==> flow/design.v <==
`timescale 1 ms / 100 us
module display_mux(
    input clk, rst,
    input [15:0] data,
    output reg [7:0] an,
    output [7:0] led
    );
    localparam N = 20;
    reg [N-1:0] q;
    reg [3:0] hex;
    always@(posedge clk) begin
        q <= q + 1'b1;
        end
    always@(data)
        case (q[N-1:N-2])  
            2'b00: begin
             an = 8'b1111_1110;
             hex = data[3:0];
             end
            2'b01: begin 
             an = 8'b1111_1101;
             hex = data[7:4];
             end
            2'b10: begin 
             an = 8'b1111_1011;
             hex = data[11:8];
             end
            2'b11: begin
             an = 8'b1111_0111;
             hex = data[15:12];
             end
        endcase
    nexys4_7segLED display_hex(.hex(hex),.segs(led));
endmodule
module nexys4_7segLED (
    input [3:0] hex,      
    input dot,
    output reg [7:0] segs       
    );  
    always@(hex) begin
        case (hex)               
            4'h0: segs[6:0] = ~7'b111_1110;
            4'h1: segs[6:0] = ~7'b011_0000;
            4'h2: segs[6:0] = ~7'b110_1101;
            4'h3: segs[6:0] = ~7'b111_1001;
            4'h4: segs[6:0] = ~7'b011_0011;
            4'h5: segs[6:0] = ~7'b101_1011;
            4'h6: segs[6:0] = ~7'b101_1111;
            4'h7: segs[6:0] = ~7'b111_0000;
            4'h8: segs[6:0] = ~7'b111_1111;
            4'h9: segs[6:0] = ~7'b111_0011;
            4'ha: segs[6:0] = ~7'b111_0111;
            4'hb: segs[6:0] = ~7'b001_1111;
            4'hc: segs[6:0] = ~7'b100_1110;
            4'hd: segs[6:0] = ~7'b011_1101;
            4'he: segs[6:0] = ~7'b100_1111;
            default: segs[6:0] = ~7'b100_0111;
        endcase
        segs[7] = dot;
        end
endmodule
# == Reports on display_mux ==
# The steps from the RTL of display_mux to its reports follow in flow order.
# Line numbers count from 1 in the design file above.
# Cell names lack the library's common part.
# The mark - stands for no value.
# setup
top_module,display_mux
clk_port,clk
library,sky130hd
lib_corner,tt_025C_1v80

# == Word level ==
# Source: Yosys, flattened and elaborated, memories not mapped. Widths are those after wreduce; folded enables and synchronous resets count as part of the registers. Registers that Yosys merges into a memory's read port (data or address) are not register bits. Print and check cells do not count. Equal cells are merged and count once.
# Yosys's memory passes give these memory sizes; they may raise the number of words (mostly to a power of two), join words into wider ones and drop unused or constant bits.
# word_totals
regBits,20
rom_bits,112
mem_count,1
input_bits,18
elab_cells,9
# memory_table
memory,size,width,read_ports,wr,line,text
(name not given),16,7,1,0,41,case (hex)
# classes
n_addsub,1
eq_ne,3
n_mux,2
reduce_logical,1
# ops
cell,count
case mux 8 bit (select 4 bit),1
adder 20 x 1 -> 20 bit with constant B,1
case mux 4 bit (select 4 bit),1
== test 2 bit with constant B,2
== test 2 x 1 -> 1 bit with constant B,1
logical NOT 2 bit,1

# == Logic depth ==
# Yosys ltp: most cells in a row. Word level: on the elaborated netlist, between registers, memories and ports. Mapped: between sequential cells and ports; inverters and the memories' decode and read muxes count.
# logic_depth
word_depth,2
abc_area,0
mapped_depth,6
depth_no_buf,5

# == Mapped cells and area ==
# Yosys stat after the flow's synthesis: flattened, memories mapped to cells. It holds for the ABC_AREA given above (unset counts as 0); a run with the other value may have another netlist.
# The area totals of this step are shown rounded.
# synth_totals
mapped_cells,117
yosys_area_um2,1200
seqArea_um2,400
ff_cells,20
n_buf,8
# types
cell,count,area_total_um2
dfxtp_1,20,400.384
mux4_2,6,135.13
xnor2_1,12,105.101
ha_1,7,87.584
xor2_1,6,52.55
nand2_1,12,45.043
buf_4,5,37.536
nand3_1,7,35.034
and4_1,3,26.275
inv_1,7,26.275
nand4_1,4,25.024
buf_6,2,22.522
mux2_2,2,22.522
o21a_1,2,15.014
nor4_2,1,12.512
o22ai_1,2,12.512
nor2_1,3,11.261
a22o_1,1,8.758
# Other cell types: 14; their cells: 15.
# The figures by module come from a second, unflattened synthesis with its own total; it is not the netlist above.
# unflattened
cells_unflattened,125
hier_area_um2,1200
# Rows give one instance, submodules left out.
# modules
mod,instances,cells,area_um2
display_mux,1,86,940
nexys4_7segLED,1,39,270

# == Worst setup path after synthesis ==
# OpenSTA on the mapped netlist: ideal clock, no wires. The path of least setup slack (recovery checks aside). Input and output delay are each 20% of the period. Register names are those of the netlist, which keeps one name where synthesis merged equal registers.
# synth_timing
path_type,input port to output port
startpoint,input data[12]
endpoint,output led[3]
tclk_ns,4.03
in_delay_ns,0.806
output_delay_ns,0.806
arrival_time_ns,2.188
required_ns,3.224
setup_slack_ns,1.036
delay_ns,1.382
path_stages,4
n_path_buf,0
period_less_setup_slack_ns,2.994
# "delay_ns" is the arrival time less input delay plus setup time.
# A path that ends at an output port has no setup time.
# "path_stages": output pins that drive a net of the path, with the launching flip-flop's if there is one; two outputs of one cell count as two.
# "period_less_setup_slack_ns" = period - worst setup slack (recovery checks aside). The figure is calculated, with input and output delays left at 20% of the set period.
# Between the ends stands the longest chain of elaborated cells between them, by number of cells; it is not shown to be the way that was timed. Of several equally long chains one is given.
# Each line given opens the expression or statement behind the cell; cells for indexed reads and writes are added by Yosys, which also makes memories of some case tables.
# A memory read counts as a cell of the chain, while the word-level depth stops at memories.
# synth_via
cell_sequence,mux4_2 inv_1 ha_1 mux4_2
elab_chain_cells,2
cone_cells,2
cone_lines,2
classes_between,1 x mux; 1 x memory
# synth_rtl
item,line,text
from (decl),4,"input [15:0] data,"
case mux 4 bit (select 4 bit),15,case (q[N-1:N-2])
memory read (16 x 7 bit),41,case (hex)
to (decl),6,output [7:0] led

# == Path in the finished layout ==
# From the final timing report of run A: the path of least setup slack in the routed layout; clock arrival at registers is part of the times.
# layout_timing
path_type,input port to output port
startpoint,input data[12]
endpoint,output led[3]
tclk_ns,4.64
in_delay_ns,0.93
output_delay_ns,0.93
arrival_time_ns,3.30
required_ns,3.71
setup_slack_ns,0.41
path_stages,6
n_path_buf,2
# Between the ends stands the longest chain of elaborated cells between them, by number of cells; it is not shown to be the way that was timed. Of several equally long chains one is given.
# A memory read counts as a cell of the chain, while the word-level depth stops at memories.
# layout_via
cell_sequence,clkdlybuf4s50_1 mux4_2 inv_1 ha_1 mux4_2 clkdlybuf4s50_1
elab_chain_cells,2
cone_cells,2
cone_lines,2
classes_between,1 x mux; 1 x memory
# layout_rtl
item,line,text
from (decl),4,"input [15:0] data,"
case mux 4 bit (select 4 bit),15,case (q[N-1:N-2])
memory read (16 x 7 bit),41,case (hex)
to (decl),6,output [7:0] led

Data sheet: physical implementation of display_mux

display_mux through Yosys and OpenROAD on sky130hd: 2 stored runs, unordered, with their settings and measured results. The constraints put input and output delay at 20% of the set period each and load the outputs with 0.01 pF.
"clock_period_reached_ns" is the run's clock period less its worst setup slack. It is reckoned from that one timing run; input and output delays stay at 20% of the period that was set.
"worst_path_time_ns" is the time allowed to the run's worst setup path (the clock period less input and output delay, where it has them) less its slack. Clock arrival times count: a late capture clock shortens it, a late launch clock lengthens it.
"power.total_mw": no workload was simulated; the value follows from the tool's default switching activity.
The measured numbers are rounded.

Run A, flow files:
==> flow/run.sh <==
#!/bin/bash
# the make line also repeats the synthesis and layout settings of config.mk as NAME=value (left out here)
make -C /OpenROAD-flow-scripts/flow DESIGN_CONFIG=/design/flow/config.mk WORK_HOME=/design/flow/orfs CLKGATE_MAP_FILE= finish
==> flow/config.mk <==
export PLATFORM = sky130hd
export DESIGN_NAME = display_mux
export DESIGN_NICKNAME = display_mux
export VERILOG_FILES = /design/flow/design.v
export SDC_FILE = /design/flow/constraint.sdc
export NUM_CORES = 4
export LEC_CHECK = 0
export CAP_MARGIN = 0
export CELL_PAD_IN_SITES_DETAIL_PLACEMENT = 2
export CORE_MARGIN = 2
export CORE_UTILIZATION = 19
export CTS_CLUSTER_DIAMETER = 181
export CTS_CLUSTER_SIZE = 37
export MAX_ROUTING_LAYER = met5
export MIN_ROUTING_LAYER = met1
export PLACE_DENSITY = 0.92
export SLEW_MARGIN = 30
export TNS_END_PERCENT = 60
==> flow/constraint.sdc <==
create_clock -name core_clock -period 4.64 [get_ports {clk}]
set_input_delay 0.9280 -clock core_clock [delete_from_list [all_inputs] [get_ports {clk}]]
set_output_delay 0.9280 -clock core_clock [all_outputs]
set_load 0.01 [all_outputs]

==> results of run A, as CSV <==
result,value
power.total_mw,0.36
cell_area_final_um2,1500
hold_ws_ns,0.44
clock_period_reached_ns,4.228
tns_ns,0.000
setup_ws_ns,0.41
utilization_pct,26
worst_path_time_ns,2.37
critical_path_type,"input port to output port"
synth_chip_area_um2,1200
design.die.area_um2,6800

Run B, flow files:
==> flow/run.sh <==
#!/bin/bash
# the make line also repeats the synthesis and layout settings of config.mk as NAME=value (left out here)
make -C /OpenROAD-flow-scripts/flow DESIGN_CONFIG=/design/flow/config.mk WORK_HOME=/design/flow/orfs CLKGATE_MAP_FILE= finish
==> flow/config.mk <==
export PLATFORM = sky130hd
export DESIGN_NAME = display_mux
export DESIGN_NICKNAME = display_mux
export VERILOG_FILES = /design/flow/design.v
export SDC_FILE = /design/flow/constraint.sdc
export NUM_CORES = 4
export LEC_CHECK = 0
export ABC_AREA = 0
export CAP_MARGIN = 20
export CORE_ASPECT_RATIO = 1.56
export CORE_MARGIN = 2
export CORE_UTILIZATION = 26
export CTS_CLUSTER_DIAMETER = 346
export CTS_CLUSTER_SIZE = 11
export GPL_TIMING_DRIVEN = 1
export PLACE_DENSITY_LB_ADDON = 0.24
export SETUP_SLACK_MARGIN = 0.3
export SLEW_MARGIN = 20
export TNS_END_PERCENT = 30
==> flow/constraint.sdc <==
create_clock -name core_clock -period 1.79 [get_ports {clk}]
set_input_delay 0.3580 -clock core_clock [delete_from_list [all_inputs] [get_ports {clk}]]
set_output_delay 0.3580 -clock core_clock [all_outputs]
set_load 0.01 [all_outputs]

==> results of run B, as CSV <==
result,value
power.total_mw,1.1
cell_area_final_um2,1800
hold_ws_ns,0.42
clock_period_reached_ns,2.469
tns_ns,-4.0
setup_ws_ns,-0.68
utilization_pct,42
worst_path_time_ns,2.11
critical_path_type,"flip-flop to output port"
synth_chip_area_um2,1200
design.die.area_um2,5100
